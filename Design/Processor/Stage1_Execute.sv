==> flow/design.v <==
`timescale 1ns / 1ps
module Stage1_Execute(clock,reset,enable_ex,src1,src2,imm,control_in,memory_data_read_in,
    mem_data_write_out,mem_write_en,aluin1,aluin2,operation_out,opselect_out,shift_number,enable_arith,enable_shift
    );
    input logic clock;
    input logic reset;
    input logic enable_ex;
    input logic [32-1:0] src1,src2;
    input logic [32-1:0] imm;
    input logic [7-1:0] control_in;
    input logic [32-1:0] memory_data_read_in;
    output [32-1:0]mem_data_write_out;
    output mem_write_en;
    output logic [32-1:0]aluin1,aluin2;
    output logic [3-1:0]operation_out,opselect_out;
    output logic [5-1:0]shift_number;
    output logic enable_arith,enable_shift;
    logic immp_regn_op;
    logic [2:0]opselect,operation;
    assign immp_regn_op = control_in[3];
    assign opselect = control_in[2:0];
    assign operation = control_in[6:4];
    assign mem_data_write_out = src2;
    assign mem_write_en = (opselect == 3'b100) && (immp_regn_op == 1);
    always@(posedge clock)
    begin
        if(reset)
            aluin1 <= 0;
        else
        begin
            aluin1 <= enable_ex? src1:aluin1;
        end
    end
    always@(posedge clock)
    begin
        if(reset)
            aluin2 <= 0;
        else
        begin
            case({enable_ex,opselect,immp_regn_op})
                5'b0????: aluin2 <= aluin2;
                {1'b1,3'b001,1'b0}: aluin2 <= src2;
                {1'b1,3'b001,1'b1}: aluin2 <= imm;
                {1'b1,3'b101,1'b0}: aluin2 <= aluin2;
                {1'b1,3'b101,1'b1}: aluin2 <= memory_data_read_in;
                default: aluin2 <= aluin2;
            endcase
        end
    end   
    always@(posedge clock)
    begin
        if(reset)
            operation_out <= 0;
        else
        begin
            operation_out <= enable_ex? operation: operation_out;
        end
    end
    always@(posedge clock)
    begin
        if(reset)
            opselect_out <= 0;
        else
        begin
            opselect_out <= enable_ex? opselect: opselect_out;
        end
    end 
    always@(posedge clock)
    begin
        if(reset)
            shift_number <= 0;
        else
        begin
            case({enable_ex,opselect,imm[2]})
                5'b0????: shift_number <= 0;
                {1'b1,3'b000,1'b0}: shift_number <= imm[10:6];
                {1'b1,3'b000,1'b1}: shift_number <= src2[4:0];
                default: shift_number <= 0;
            endcase
        end
    end  
    always@(posedge clock)
    begin
        if(reset)
            enable_arith <= 0;
        else
        begin
            case({enable_ex,opselect,immp_regn_op})
                5'b0????: enable_arith <= 0;
                {1'b1,3'b001,1'b0}: enable_arith <= 1;
                {1'b1,3'b001,1'b1}: enable_arith <= 1;
                {1'b1,3'b101,1'b0}: enable_arith <= 0;
                {1'b1,3'b101,1'b1}: enable_arith <= 1;
                default: enable_arith <= 0;
            endcase
        end
    end       
    always@(posedge clock)
    begin
        if(reset)
            enable_shift <= 0;
        else
        begin
            case({enable_ex,opselect})
                4'b0????: enable_shift <= 0;
                {1'b1,3'b000}: enable_shift <= 1;
                default: enable_shift <= 0;
            endcase
        end
    end  
endmodule
* Tool chain data of Stage1_Execute
The steps from the RTL of Stage1_Execute to its reports follow in flow order. Line numbers count from 1 in the design file above. Not given: n/a
Set-up: design top Stage1_Execute, clock input clock, cell library sky130hd, timing corner tt_025C_1v80

* After elaboration
Counts by Yosys on the flattened word-level netlist (proc, flatten, opt, wreduce; memories kept). Register bits leave out memories and registers merged into their read ports (data or address). Print and check cells are left out.
Bit counts: flip-flop bits (word level) 76, input port bits 138
Cells by class: equality and inequality tests 6, multiplexer cells 3, reductions and logical operators 3
Operators by type and width (count):
- case mux 32 bit (select 3 bit) | 1
- == test 5 bit (second input constant) | 5
- case mux 5 bit (select 2 bit) | 1
- == test 3 bit (second input constant) | 1
- nonzero test 3 bit | 1
- OR reduction 3 bit | 1
- logical AND 1 bit | 1
- 2-to-1 mux 1 bit | 1

* Depth
Yosys ltp: most cells in a row. Word level: on the elaborated netlist, between registers, memories and ports. Mapped: between sequential cells and ports; inverters and the memories' decode and read muxes count.
Logic depth: depth in word-level cells 3, ABC_AREA 0, depth in mapped cells 7

* After synthesis
Source: synth_stat.txt of the flow (Yosys; design flattened, memories mapped). It holds for the ABC_AREA given above (unset counts as 0); a run with the other value may have another netlist. Totals and module areas in this step are rounded.
Mapped netlist: cells in the netlist 339, cell area after synthesis 3600 um^2, mapped flip-flops 76, buffer cells 58
Cells by type:
- sky130_fd_sc_hd__dfxtp_1 | count 76, area in all 1.52E+03 um^2
- sky130_fd_sc_hd__mux2i_1 | count 66, area in all 660.634 um^2
- sky130_fd_sc_hd__mux2_2 | count 32, area in all 360.346 um^2
- sky130_fd_sc_hd__buf_4 | count 35, area in all 262.752 um^2
- sky130_fd_sc_hd__o2bb2ai_1 | count 28, area in all 245.235 um^2
- sky130_fd_sc_hd__nor2_1 | count 38, area in all 142.637 um^2
- sky130_fd_sc_hd__nand3b_1 | count 10, area in all 75.072 um^2
- sky130_fd_sc_hd__buf_6 | count 5, area in all 56.304 um^2
- sky130_fd_sc_hd__a21oi_1 | count 9, area in all 45.043 um^2
- sky130_fd_sc_hd__buf_2 | count 7, area in all 35.034 um^2
- sky130_fd_sc_hd__clkbuf_1 | count 9, area in all 33.782 um^2
- sky130_fd_sc_hd__a211oi_1 | count 4, area in all 30.029 um^2
- sky130_fd_sc_hd__buf_8 | count 2, area in all 30.029 um^2
- sky130_fd_sc_hd__nand3_1 | count 5, area in all 25.024 um^2
- sky130_fd_sc_hd__nor4b_4 | count 1, area in all 23.773 um^2
- sky130_fd_sc_hd__o21ai_0 | count 4, area in all 20.019 um^2
- sky130_fd_sc_hd__a21oi_4 | count 1, area in all 16.266 um^2
- sky130_fd_sc_hd__and4b_1 | count 1, area in all 10.01 um^2
Not listed: further types 6, cells in them 6.

* Path before layout
Source: OpenSTA report_checks on the synthesized netlist (no wires, ideal clock, input and output delay 20% of the period each), path of least setup slack; recovery checks are left aside. Register names are those of the netlist, which keeps one name where synthesis merged equal registers.
Timing after synthesis: path kind input -> register, start input port enable_ex, end register aluin2[12], period 1.29 ns, library setup time 0.125 ns, arrival 1.169 ns, required time 1.165 ns, slack -0.005 ns, path delay 1.036 ns, driving pins on the path 6, period reached after synthesis 1.295 ns
"path delay" is the arrival time less input delay plus setup time. "driving pins on the path": output pins that drive a net of the path, with the launching flip-flop's if there is one; two outputs of one cell count as two. "period reached after synthesis" is the clock period less the worst setup slack; recovery checks do not enter. This is arithmetic on one report: input and output delays are still those of the set period (20% each). The rows between start and end are the longest chain of elaborated cells between them; the timing report does not say that the signal goes this way. Where chains are equally long, one stands for them. A line is the first line of the expression or statement that the cell stems from. Yosys adds cells for indexed reads and writes and turns some case tables into memories. At most two assigning lines are given for a register; there are more.
On the way, after synthesis: cells stage by stage sky130_fd_sc_hd__clkbuf_1 -> sky130_fd_sc_hd__and4b_1 -> sky130_fd_sc_hd__buf_6 -> sky130_fd_sc_hd__buf_6 -> sky130_fd_sc_hd__mux2i_1 -> sky130_fd_sc_hd__o2bb2ai_1, cells in the longest elaborated chain 2, elaborated cells between the ends (all ways) 5, those cells by class 3 x eq/ne; 1 x mux; 1 x reduce/logical
Ends and longest elaborated chain, after synthesis:
- start, declared | line 7 | input logic enable_ex;
- == test 5 bit | line 40 | case({enable_ex,opselect,immp_regn_op})
- case mux 32 bit (select 3 bit) | line 40
- end, assigned | line 41 | 5'b0????: aluin2 <= aluin2;
- end, assigned | line 42 | {1'b1,3'b001,1'b0}: aluin2 <= src2;
- end, declared | line 14 | output logic [32-1:0]aluin1,aluin2;

* Worst path after layout
From the final timing report of job 2: the path of least setup slack in the routed layout; clock arrival at registers is part of the times.
Timing post-layout: path kind input -> output, start input port control_in[3], end output port mem_write_en, period 2.59 ns, arrival 1.75 ns, required time 2.07 ns, slack 0.32 ns, driving pins on the path 4
The rows between start and end are the longest chain of elaborated cells between them; the timing report does not say that the signal goes this way. Where chains are equally long, one stands for them.
On the way, post-layout: cells stage by stage sky130_fd_sc_hd__clkdlybuf4s50_1 -> sky130_fd_sc_hd__nand2_1 -> sky130_fd_sc_hd__nor3_1 -> sky130_fd_sc_hd__clkdlybuf4s50_1, cells in the longest elaborated chain 1, elaborated cells between the ends (all ways) 1, source lines of those cells 1, those cells by class 1 x reduce/logical
Ends and longest elaborated chain, post-layout:
- start, declared | line 10 | input logic [7-1:0] control_in;
- logical AND 1 bit | line 24 | assign mem_write_en = (opselect == 3'b100) && (immp_regn_op == 1);
- end, declared | line 13 | output mem_write_en;

Subject: Stage1_Execute on sky130hd, stored results

Hello all,

Stage1_Execute through Yosys and OpenROAD on sky130hd: 2 stored runs, unordered, with their settings and measured results. The constraints put input and output delay at 20% of the set period each and load the outputs with 0.01 pF.
"achieved clock period" = clock period - worst setup slack. The figure is calculated, with input and output delays left at 20% of the set period.
"time used up by the worst setup path": the worst setup path's part of the clock period (all of it between registers, 20% less for each end at a port) less its slack. A launch clock that arrives late makes it longer, a capture clock that arrives late makes it shorter.
The results are shown rounded.

[job 1] flow files
==> flow/run.sh <==
#!/bin/bash
# the make line also repeats the synthesis and layout settings of config.mk as NAME=value (left out here)
make -C /OpenROAD-flow-scripts/flow DESIGN_CONFIG=/design/flow/config.mk WORK_HOME=/design/flow/orfs CLKGATE_MAP_FILE= finish
==> flow/config.mk <==
export PLATFORM = sky130hd
export DESIGN_NAME = Stage1_Execute
export DESIGN_NICKNAME = Stage1_Execute
export VERILOG_FILES = /design/flow/design.v
export SDC_FILE = /design/flow/constraint.sdc
export NUM_CORES = 4
export LEC_CHECK = 0
export CAP_MARGIN = 20
export CELL_PAD_IN_SITES_DETAIL_PLACEMENT = 2
export CORE_ASPECT_RATIO = 0.78
export CORE_MARGIN = 2
export CORE_UTILIZATION = 44
export GPL_TIMING_DRIVEN = 1
export MAX_ROUTING_LAYER = met4
export PLACE_DENSITY_LB_ADDON = 0.19
export SETUP_SLACK_MARGIN = 0.3
export SLEW_MARGIN = 20
export TNS_END_PERCENT = 55
==> flow/constraint.sdc <==
create_clock -name core_clock -period 1.12 [get_ports {clock}]
set_input_delay 0.2240 -clock core_clock [delete_from_list [all_inputs] [get_ports {clock}]]
set_output_delay 0.2240 -clock core_clock [all_outputs]
set_load 0.01 [all_outputs]

[job 1] result: incomplete, placement halted on a tool error

[job 2] flow files
==> flow/run.sh <==
#!/bin/bash
# the make line also repeats the synthesis and layout settings of config.mk as NAME=value (left out here)
make -C /OpenROAD-flow-scripts/flow DESIGN_CONFIG=/design/flow/config.mk WORK_HOME=/design/flow/orfs CLKGATE_MAP_FILE= finish
==> flow/config.mk <==
export PLATFORM = sky130hd
export DESIGN_NAME = Stage1_Execute
export DESIGN_NICKNAME = Stage1_Execute
export VERILOG_FILES = /design/flow/design.v
export SDC_FILE = /design/flow/constraint.sdc
export NUM_CORES = 4
export LEC_CHECK = 0
export CAP_MARGIN = 20
export CORE_MARGIN = 2
export CORE_UTILIZATION = 40
export SLEW_MARGIN = 20
==> flow/constraint.sdc <==
create_clock -name core_clock -period 2.59 [get_ports {clock}]
set_input_delay 0.5180 -clock core_clock [delete_from_list [all_inputs] [get_ports {clock}]]
set_output_delay 0.5180 -clock core_clock [all_outputs]
set_load 0.01 [all_outputs]

[job 2] result: die size 9800 um^2; achieved clock period 2.271 ns; total negative slack 0.000 ns; cell area after synthesis 3600 um^2; worst-case hold slack 0.46 ns; time used up by the worst setup path 1.23 ns; critical path kind input -> output; standard-cell area of the final layout 6100 um^2; final utilization 70 %; worst setup slack after layout 0.32 ns

Thanks
